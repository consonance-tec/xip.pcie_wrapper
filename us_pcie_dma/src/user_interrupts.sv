==> flow/design.v <==
`timescale 1ps / 1ps                                                           
module	axi_reg_file #(                                                              
		parameter	C_AXI_ADDR_WIDTH = 8,                                               
		parameter	C_AXI_DATA_WIDTH = 32,
		parameter 	ADDR_VADID_BITS = 20,
		parameter   NUM_OF_REGISTERS = 4
	) (                                                                            
		input	wire					S_AXI_ACLK,                                                    
		input	wire					S_AXI_ARESETN,                                                 
		input	wire					S_AXI_AWVALID,                                                 
		output	wire					S_AXI_AWREADY,                                                
		input	wire	[C_AXI_ADDR_WIDTH-1:0]		S_AXI_AWADDR,                              
		input	wire	[2:0]				S_AXI_AWPROT,                                             
		input	wire					S_AXI_WVALID,                                                  
		output	wire					S_AXI_WREADY,                                                 
		input	wire	[C_AXI_DATA_WIDTH-1:0]		S_AXI_WDATA,                               
		input	wire	[C_AXI_DATA_WIDTH/8-1:0]	S_AXI_WSTRB,                              
		output	wire					S_AXI_BVALID,                                                 
		input	wire					S_AXI_BREADY,                                                  
		output	wire	[1:0]				S_AXI_BRESP,                                             
		input	wire					S_AXI_ARVALID,                                                 
		output	wire					S_AXI_ARREADY,                                                
		input	wire	[C_AXI_ADDR_WIDTH-1:0]		S_AXI_ARADDR,                              
		input	wire	[2:0]				S_AXI_ARPROT,                                             
		output	wire					S_AXI_RVALID,                                                 
		input	wire					S_AXI_RREADY,                                                  
		output	wire	[C_AXI_DATA_WIDTH-1:0]		S_AXI_RDATA,                              
		output	wire	[1:0]				S_AXI_RRESP,
		output	reg [31:0] reg_val,
		output	reg [7:0] reg_index,
		output  reg reg_valid,
		input	wire [NUM_OF_REGISTERS-1:0] [31:0] read_reg_array
	);                                                                             
	localparam	ADDRLSB = $clog2(C_AXI_DATA_WIDTH)-3;                               
	wire	i_reset = !S_AXI_ARESETN;                                                 
	wire				axil_write_ready;                                                      
	wire	[C_AXI_ADDR_WIDTH-ADDRLSB-1:0]	awskd_addr;                                
	wire	[C_AXI_DATA_WIDTH-1:0]	wskd_data;                                         
	wire [C_AXI_DATA_WIDTH/8-1:0]	wskd_strb;                                       
	reg				axil_bvalid;                                                            
	wire				axil_read_ready;                                                       
	wire	[C_AXI_ADDR_WIDTH-ADDRLSB-1:0]	arskd_addr;                                
	reg	[C_AXI_DATA_WIDTH-1:0]	axil_read_data;                                     
	reg				axil_read_valid;                                                        
	wire [NUM_OF_REGISTERS-1:0] [31:0] wskd_reg_array;
	localparam INVALID_BITS = C_AXI_DATA_WIDTH-ADDR_VADID_BITS;
	wire [C_AXI_DATA_WIDTH-1:0] ADDR_MASK = {{INVALID_BITS{1'b0}} , {ADDR_VADID_BITS{1'b1}}};
	wire [C_AXI_DATA_WIDTH-1:0]	VALID_ADDR;
	assign VALID_ADDR = S_AXI_AWADDR[C_AXI_ADDR_WIDTH-1:0] & ADDR_MASK;  
		reg	axil_awready;                                                             
		initial	axil_awready = 1'b0;                                                  
		always @(posedge S_AXI_ACLK)                                                  
		if (!S_AXI_ARESETN)                                                           
			axil_awready <= 1'b0;                                                        
		else                                                                          
			axil_awready <= !axil_awready                                                
				&& (S_AXI_AWVALID && S_AXI_WVALID)                                          
				&& (!S_AXI_BVALID || S_AXI_BREADY);                                         
		assign	S_AXI_AWREADY = axil_awready;                                          
		assign	S_AXI_WREADY  = axil_awready;                                          
		assign 	awskd_addr = VALID_ADDR[C_AXI_ADDR_WIDTH-1:ADDRLSB];                
		assign	wskd_data  = S_AXI_WDATA;                                              
		assign	wskd_strb  = S_AXI_WSTRB;                                              
		assign	axil_write_ready = axil_awready;                                       
	initial	axil_bvalid = 0;                                                       
	always @(posedge S_AXI_ACLK)                                                   
	if (i_reset)                                                                   
		axil_bvalid <= 0;                                                             
	else if (axil_write_ready)                                                     
		axil_bvalid <= 1;                                                             
	else if (S_AXI_BREADY)                                                         
		axil_bvalid <= 0;                                                             
	assign	S_AXI_BVALID = axil_bvalid;                                             
	assign	S_AXI_BRESP = 2'b00;                                                    
		reg	axil_arready;                                                             
		always @(*)                                                                   
			axil_arready = !S_AXI_RVALID;                                                
		assign	arskd_addr = S_AXI_ARADDR[C_AXI_ADDR_WIDTH-1:ADDRLSB];                 
		assign	S_AXI_ARREADY = axil_arready;                                          
		assign	axil_read_ready = (S_AXI_ARVALID && S_AXI_ARREADY);                    
	initial	axil_read_valid = 1'b0;                                                
	always @(posedge S_AXI_ACLK)                                                   
	if (i_reset)                                                                   
		axil_read_valid <= 1'b0;                                                      
	else if (axil_read_ready)                                                      
		axil_read_valid <= 1'b1;                                                      
	else if (S_AXI_RREADY)                                                         
		axil_read_valid <= 1'b0;                                                      
	assign	S_AXI_RVALID = axil_read_valid;                                         
	assign	S_AXI_RDATA  = axil_read_data;                                          
	assign	S_AXI_RRESP = 2'b00;                                                    
	genvar reg_i;
  	for (reg_i=0; reg_i < NUM_OF_REGISTERS; reg_i=reg_i+1) begin : gen
    	assign wskd_reg_array[reg_i] = apply_wstrb(0, wskd_data, wskd_strb);
  	end
	integer i;
	always @(posedge S_AXI_ACLK)                                                   
	if (i_reset)                                                                   
	begin                                                                          
	 	reg_val <= 0;	 
		reg_index <= 0;
		reg_valid <= 1'b0;                                                                     
	end else if (axil_write_ready)                                                 
	begin  
		 for(i=0; i<NUM_OF_REGISTERS; i=i+1)
		 begin
			if(awskd_addr == i)
	         	reg_val <= wskd_reg_array[i]; 
			if(awskd_addr == i)
				reg_index <= i;
			if(awskd_addr == i)
				reg_valid <= 1'b1;
		end
	end 
	else
	begin
	  	reg_val <= 0;	 
	 	reg_index <= 0;
	 	reg_valid <= 1'b0;
	end                                                                            
	initial	axil_read_data = 0;                                                    
	always @(posedge S_AXI_ACLK)                                                   
	if (!S_AXI_RVALID || S_AXI_RREADY)                                        
	begin  
		 for(i=0; i<NUM_OF_REGISTERS; i=i+1)
			if(arskd_addr == i)
				axil_read_data	<= read_reg_array[i];
	end                                                                            
	function [C_AXI_DATA_WIDTH-1:0]	apply_wstrb;                                   
		input	[C_AXI_DATA_WIDTH-1:0]		prior_data;                                     
		input	[C_AXI_DATA_WIDTH-1:0]		new_data;                                       
		input	[C_AXI_DATA_WIDTH/8-1:0]	wstrb;                                         
		integer	k;                                                                    
		for(k=0; k<C_AXI_DATA_WIDTH/8; k=k+1)                                         
		begin                                                                         
			apply_wstrb[k*8 +: 8]                                                        
				= wstrb[k] ? new_data[k*8 +: 8] : prior_data[k*8 +: 8];                     
		end                                                                           
	endfunction                                                                    
	wire	unused;                                                                   
	assign	unused = &{ 1'b0, S_AXI_AWPROT, S_AXI_ARPROT,                           
			S_AXI_ARADDR[ADDRLSB-1:0],                                                   
			S_AXI_AWADDR[ADDRLSB-1:0] };                                                 
endmodule                                                                       
`timescale 1ns / 1ps
module user_interrupts #
(
	parameter NUM_OF_INTERRUPTS						= 1,
  	parameter AXI_ID_WIDTH                   		= 8,
  	parameter AXI_ADDR_WIDTH                 		= 16,
  	parameter AXI_DATA_WIDTH                 		= 32,
  	parameter AXI_STRB_WIDTH                 		= AXI_DATA_WIDTH/8
)
(
    input  wire                     s_axi_clk,
    input  wire                     s_axi_rstn,
    input  wire [AXI_ADDR_WIDTH-1:0]    	s_axil_awaddr,              
    input  wire [2:0]               		s_axil_awprot,              
    input  wire                     		s_axil_awvalid,             
    output wire                     		s_axil_awready,             
    input  wire [AXI_DATA_WIDTH-1:0]    	s_axil_wdata,               
    input  wire [AXI_STRB_WIDTH-1:0]    	s_axil_wstrb,               
    input  wire                     		s_axil_wvalid,              
    output wire                     		s_axil_wready,              
    output wire [1:0]               		s_axil_bresp,               
    output wire                     		s_axil_bvalid,              
    input  wire                     		s_axil_bready,              
    input  wire [AXI_ADDR_WIDTH-1:0]    	s_axil_araddr,
    input  wire [2:0]               		s_axil_arprot,
    input  wire                     		s_axil_arvalid,
    output wire                     		s_axil_arready,
    output wire [AXI_DATA_WIDTH-1:0]    	s_axil_rdata,
    output wire [1:0]               		s_axil_rresp,
    output wire                     		s_axil_rvalid,
    input  wire                     		s_axil_rready,
	input  wire [NUM_OF_INTERRUPTS-1:0]     status_ack,		    
	output reg 	[NUM_OF_INTERRUPTS-1:0]     status_req,		    
	output wire [64*NUM_OF_INTERRUPTS-1:0]  status_qword,	
	output wire [64*NUM_OF_INTERRUPTS-1:0]  status_addr,	 
	input  wire [NUM_OF_INTERRUPTS-1:0] 	int_req_in,
	output reg 	[NUM_OF_INTERRUPTS-1:0] 	int_req
);
localparam NUM_OF_REGISTERS_PER_INT = 2;
localparam NUM_OF_REGISTERS = NUM_OF_REGISTERS_PER_INT*NUM_OF_INTERRUPTS;
(* keep = "true" *) reg [NUM_OF_REGISTERS-1:0] [31:0] read_reg_array;
wire [31:0] reg_val;                                                      
wire [7:0] reg_index;                                                     
wire reg_valid;  
(* keep = "true" *) reg [NUM_OF_REGISTERS-1:0] [7:0] int_cnt;                                                          
axi_reg_file #(                                                              
 .C_AXI_ADDR_WIDTH 	(AXI_ADDR_WIDTH),                                               
 .C_AXI_DATA_WIDTH 	(AXI_DATA_WIDTH),
 .ADDR_VADID_BITS 	(8),
 .NUM_OF_REGISTERS 	(NUM_OF_REGISTERS)
)
axi_reg_file_i 
(                                                                            
 .S_AXI_ACLK	(s_axi_clk),                                                    
 .S_AXI_ARESETN	(s_axi_rstn),                                                 
 .S_AXI_AWVALID	(s_axil_awvalid),                                                      
 .S_AXI_AWREADY	(s_axil_awready),                                              
 .S_AXI_AWADDR	(s_axil_awaddr),                             
 .S_AXI_AWPROT	(s_axil_awprot),                                    
 .S_AXI_WVALID	(s_axil_wvalid),                                                  
 .S_AXI_WREADY	(s_axil_wready),                                               
 .S_AXI_WDATA	(s_axil_wdata),                          
 .S_AXI_WSTRB	(s_axil_wstrb),                         
 .S_AXI_BVALID	(s_axil_bvalid),                                                 
 .S_AXI_BREADY	(s_axil_bready),                                                  
 .S_AXI_BRESP	(s_axil_bresp),                                              
 .S_AXI_ARVALID	(s_axil_arvalid),                                             
 .S_AXI_ARREADY	(s_axil_arready),                                                    
 .S_AXI_ARADDR	(s_axil_araddr),                             
 .S_AXI_ARPROT	(s_axil_arprot),                                           
 .S_AXI_RVALID	(s_axil_rvalid),                                                                                                 
 .S_AXI_RREADY	(s_axil_rready),                                                      
 .S_AXI_RDATA	(s_axil_rdata),                           
 .S_AXI_RRESP	(s_axil_rresp),                                  
 .reg_val		(reg_val),                                                      
 .reg_index		(reg_index),                                                     
 .reg_valid		(reg_valid),                                                            
 .read_reg_array (read_reg_array)                     
);  
always @(posedge s_axi_clk) 
begin
	if(reg_valid)
		read_reg_array[reg_index] <= reg_val;
end
genvar i;
generate 
	for(i=0;i<NUM_OF_INTERRUPTS;i=i+1)
	begin
		assign status_addr[i*64+63-:64] = {read_reg_array[2*i+1],read_reg_array[2*i]};
		assign status_qword[i*64+63-:64] = {56'h00000000000000, int_cnt[i]};  
	end
endgenerate
integer j;	
always @(posedge s_axi_clk) 
begin
  if(!s_axi_rstn)
  begin
  		status_req <= 0;
  		for(j=0;j<NUM_OF_INTERRUPTS;j=j+1)
  		begin
 	 		int_req[j] <= 1'b0;
 	 		int_cnt[j] <= 8'h00; 
 		end
  end
  else 
  begin
  		for(j=0;j<NUM_OF_INTERRUPTS;j=j+1)
  		begin
  			if(int_req[j] == 1'b0 && int_req_in[j] == 1'b1)
  				status_req[j] <= 1'b1;
  			if(status_ack[j] == 1'b1)
  				status_req[j] <= 1'b0;
  			int_req[j] <= status_ack[j];
  			if(int_req[j] == 1'b0 && int_req_in[j] == 1'b1)
  				int_cnt[j] <= int_cnt[j]+1;	
  		end
  end
end
endmodule
From RTL to reports: user_interrupts
The steps from the RTL of user_interrupts to its reports follow in flow order. Line numbers count from 1 in the design file above. Operators: Yosys type, input widths -> output width; for muxes data width and select width s. Cell names lack the library's common part. Not given: -

Design top: user_interrupts. Clock: s_axi_clk. Library: sky130hd. Corner: tt_025C_1v80.

Elaborated design
Counts by Yosys on the flattened word-level netlist (proc, flatten, opt, wreduce; memories kept). Register bits leave out memories and registers merged into their read ports (data or address). Print and check cells are left out. Cells with the same type and inputs are merged into one.

Multiply operators: 0. The entry for reductions and logical operators reads 19. Mux-type cells: 16. For divide/modulo/power cells the number is 0. The entry for equal/unequal tests reads 2. Bitwise gates (word level): 5. The entry for magnitude comparators reads 0. Under shift-type cells stands 2. The entry for $add $sub $neg reads 2.

Operator list (number): $mux 32 (4); $shift 32x33->64 (1); $shift 32x33->64 const A (1); $and 64x64->64 (1); $or 64x64->64 (1); $not 64->64 (1); $neg 6->33 (1); $mux 8 (4); $logic_not 14->1 (2); $eq 14x1->1 const B (1); $reduce_bool 2->1 (4); $add 8x1->8 const B (1); $mux 1 (8); $eq 6x1->1 const B (1); $logic_and 1x1->1 (5); $reduce_and 2->1 (2); $logic_not 1->1 (3); $logic_or 1x1->1 (2); $not 1->1 (2); $reduce_or 2->1 (1).

The figure for memory bits (writable) is 0. For elaborated cells the number is 57. The figure for memory cells is 0. The figure for register bits is 143. Memory bits (read-only): 0. The entry for bits in latches reads 0. Word width x clocked read ports: 0. Under input bits stands 83.

Depth
Longest topological path by Yosys (ltp), each cell counted once; first at word level (registers and memories cut), then after technology mapping (sequential cells cut; the memories' decode and read muxes count).

The entry for word-level depth reads 5. Under ABC_AREA stands 0. For gate-level depth with buffers the number is 5.

After synthesis
The flow's flattened synthesis, as Yosys stat reports it; memories are mapped. The netlist is that of the ABC_AREA named above (0 if unset); the other value can give another one. The area totals of this step are shown rounded.

The figure for area of sequential cells is 3820 um^2. The figure for mapped flip-flops is 143. For cells in the netlist the number is 498. The figure for chip area (Yosys) is 6440 um^2.

Cells by type: edfxtp_1 (number 96, total area 2.88E+03 um^2); buf_4 (number 141, total area 1.06E+03 um^2); dfxtp_1 (number 47, total area 940.902 um^2); mux2_4 (number 30, total area 450.432 um^2); nand4_1 (number 34, total area 212.704 um^2); a21oi_1 (number 41, total area 205.197 um^2); o21ai_0 (number 21, total area 105.101 um^2); o21ai_1 (number 16, total area 80.077 um^2); buf_12 (number 3, total area 60.058 um^2); buf_6 (number 4, total area 45.043 um^2); clkbuf_1 (number 10, total area 37.536 um^2); nor2_1 (number 8, total area 30.029 um^2); nor4_2 (number 2, total area 25.024 um^2); or3_1 (number 4, total area 25.024 um^2); inv_1 (number 6, total area 22.522 um^2); mux2_2 (number 2, total area 22.522 um^2); nor4_4 (number 1, total area 21.27 um^2); buf_2 (number 4, total area 20.019 um^2).

Not listed: further types 19, cells in them 28. The figures by module come from a second, unflattened synthesis with its own total; it is not the netlist above.

For cell total of the unflattened synthesis the number is 585. The entry for area (unflattened synthesis) reads 7390 um^2.

Each row is one instance without its submodules.

By module: user_interrupts (area 4250 um^2, times used 1, cells 327); axi_reg_file (area 3140 um^2, times used 1, cells 258).

Timing after synthesis
Path of least setup slack by OpenSTA after synthesis, without wires, with an ideal clock, recovery checks aside; 20% of the period is set as input and as output delay. Where synthesis merged equal registers, the netlist keeps one of their names.

Kind: input to register. Start: input port s_axil_araddr[10]. End: register axi_reg_file_i.axil_read_data[0]. For external input delay the number is 0.808 ns. The figure for clock period is 4.04 ns. The figure for required time is 3.608 ns. Buffers on the path: 0. The entry for setup slack reads 0.816 ns. For delay of the path the number is 2.416 ns. Setup time: 0.432 ns. The entry for data arrival time reads 2.792 ns. For stages on the path the number is 3. The entry for synthesis period reached reads 3.224 ns.

"delay of the path" = arrival - input delay + setup time. "stages on the path": output pins that drive a net of the path, with the launching flip-flop's if there is one; two outputs of one cell count as two. "synthesis period reached" is the clock period less the worst setup slack; recovery checks do not enter. This is arithmetic on one report: input and output delays are still those of the set period (20% each). Between the ends stands the longest chain of elaborated cells between them, by number of cells; it is not shown to be the way that was timed. Of several equally long chains one is given. A line is the first line of the expression or statement that the cell stems from. Yosys adds cells for indexed reads and writes and turns some case tables into memories. Only ways into the end's enable, where the timed path ends, are counted here.

Cells stage by stage: nor4_2 -> nand4_1 -> a21oi_1. Length of the longest elaborated chain: 3. For elaborated cells between the ends (all ways) the number is 4. The figure for source lines of those cells is 1.

RTL lines, path after synthesis: start: declaration (line 168) `input wire [AXI_ADDR_WIDTH-1:0] s_axil_araddr,`; $eq 14x1->1 (line 126) `if(arskd_addr == i)`; $reduce_bool 2->1; $reduce_and 2->1; end: assignment (line 127) `axil_read_data <= read_reg_array[i];`; end: declaration (line 43) `reg [C_AXI_DATA_WIDTH-1:0] axil_read_data;`.

Timing after layout
From the final timing report of run A: the path of least setup slack in the routed layout; clock arrival at registers is part of the times.

Kind: input to register. Start: input port s_axil_araddr[5]. End: register axi_reg_file_i.axil_read_data[12]. The entry for data arrival time reads 2.76 ns. For external input delay the number is 0.82 ns. For stages on the path the number is 5. Setup time: 0.24 ns. The figure for required time is 4.25 ns. Buffers on the path: 2. The figure for clock period is 4.09 ns. The entry for setup slack reads 1.49 ns.

Between the ends stands the longest chain of elaborated cells between them, by number of cells; it is not shown to be the way that was timed. Of several equally long chains one is given. Ways into the end's enable are left out, as the timed path ends at the data pin.

Cells stage by stage: clkdlybuf4s50_1 -> nor4_2 -> and4_2 -> buf_4 -> mux2_2. Length of the longest elaborated chain: 3. For elaborated cells between the ends (all ways) the number is 4. The figure for source lines of those cells is 1.

RTL lines, path post-layout: start: declaration (line 168) `input wire [AXI_ADDR_WIDTH-1:0] s_axil_araddr,`; $logic_not 14->1 (line 126) `if(arskd_addr == i)`; $mux 32 x2 (line 126); end: assignment (line 127) `axil_read_data <= read_reg_array[i];`; end: declaration (line 43) `reg [C_AXI_DATA_WIDTH-1:0] axil_read_data;`.

Wiki page: user_interrupts / flow data

Stored flow runs of user_interrupts (2 of them; Yosys, OpenROAD, sky130hd). They differ in their settings and are not a sequence. Constraints: input delay and output delay 20% of the set period each, output load 0.01 pF. "reached clock period" = clock period - worst setup slack. The figure is calculated, with input and output delays left at 20% of the set period. "power consumption" is the tool's figure for a default switching activity; nothing was simulated. Measured values are rounded.

Run A has these settings: period_ns 4.09; CORE_UTILIZATION 25; SETUP_SLACK_MARGIN 0.28; PLACE_DENSITY_LB_ADDON 0.16; CORE_MARGIN 10; CELL_PAD_IN_SITES_GLOBAL_PLACEMENT 1; TNS_END_PERCENT 90; CTS_CLUSTER_SIZE 67; CAP_MARGIN 30; SLEW_MARGIN 35; MAX_ROUTING_LAYER met4. For the die area the run shows 32,300 um^2. The measured final utilization is 0.33. The measured Yosys chip area after synthesis is 6,440 um^2. The reached clock period comes to 2.603 ns. The power consumption comes to 3,290 µW. For the lowest hold slack the run shows 0.446 ns. The sum of negative setup slack reads 0.000 ns. The smallest setup slack comes to 1.49 ns. For the standard-cell area after layout the run shows 8,280 um^2.

Run B has these settings: period_ns 3.67; CORE_UTILIZATION 72; SETUP_SLACK_MARGIN -0.19; CORE_ASPECT_RATIO 0.62; CELL_PAD_IN_SITES_GLOBAL_PLACEMENT 2; GPL_ROUTABILITY_DRIVEN 1; CTS_CLUSTER_DIAMETER 262; CAP_MARGIN 20; CORE_MARGIN 2; SLEW_MARGIN 20. Outcome: did not finish, placement stopped with GPL-0301.
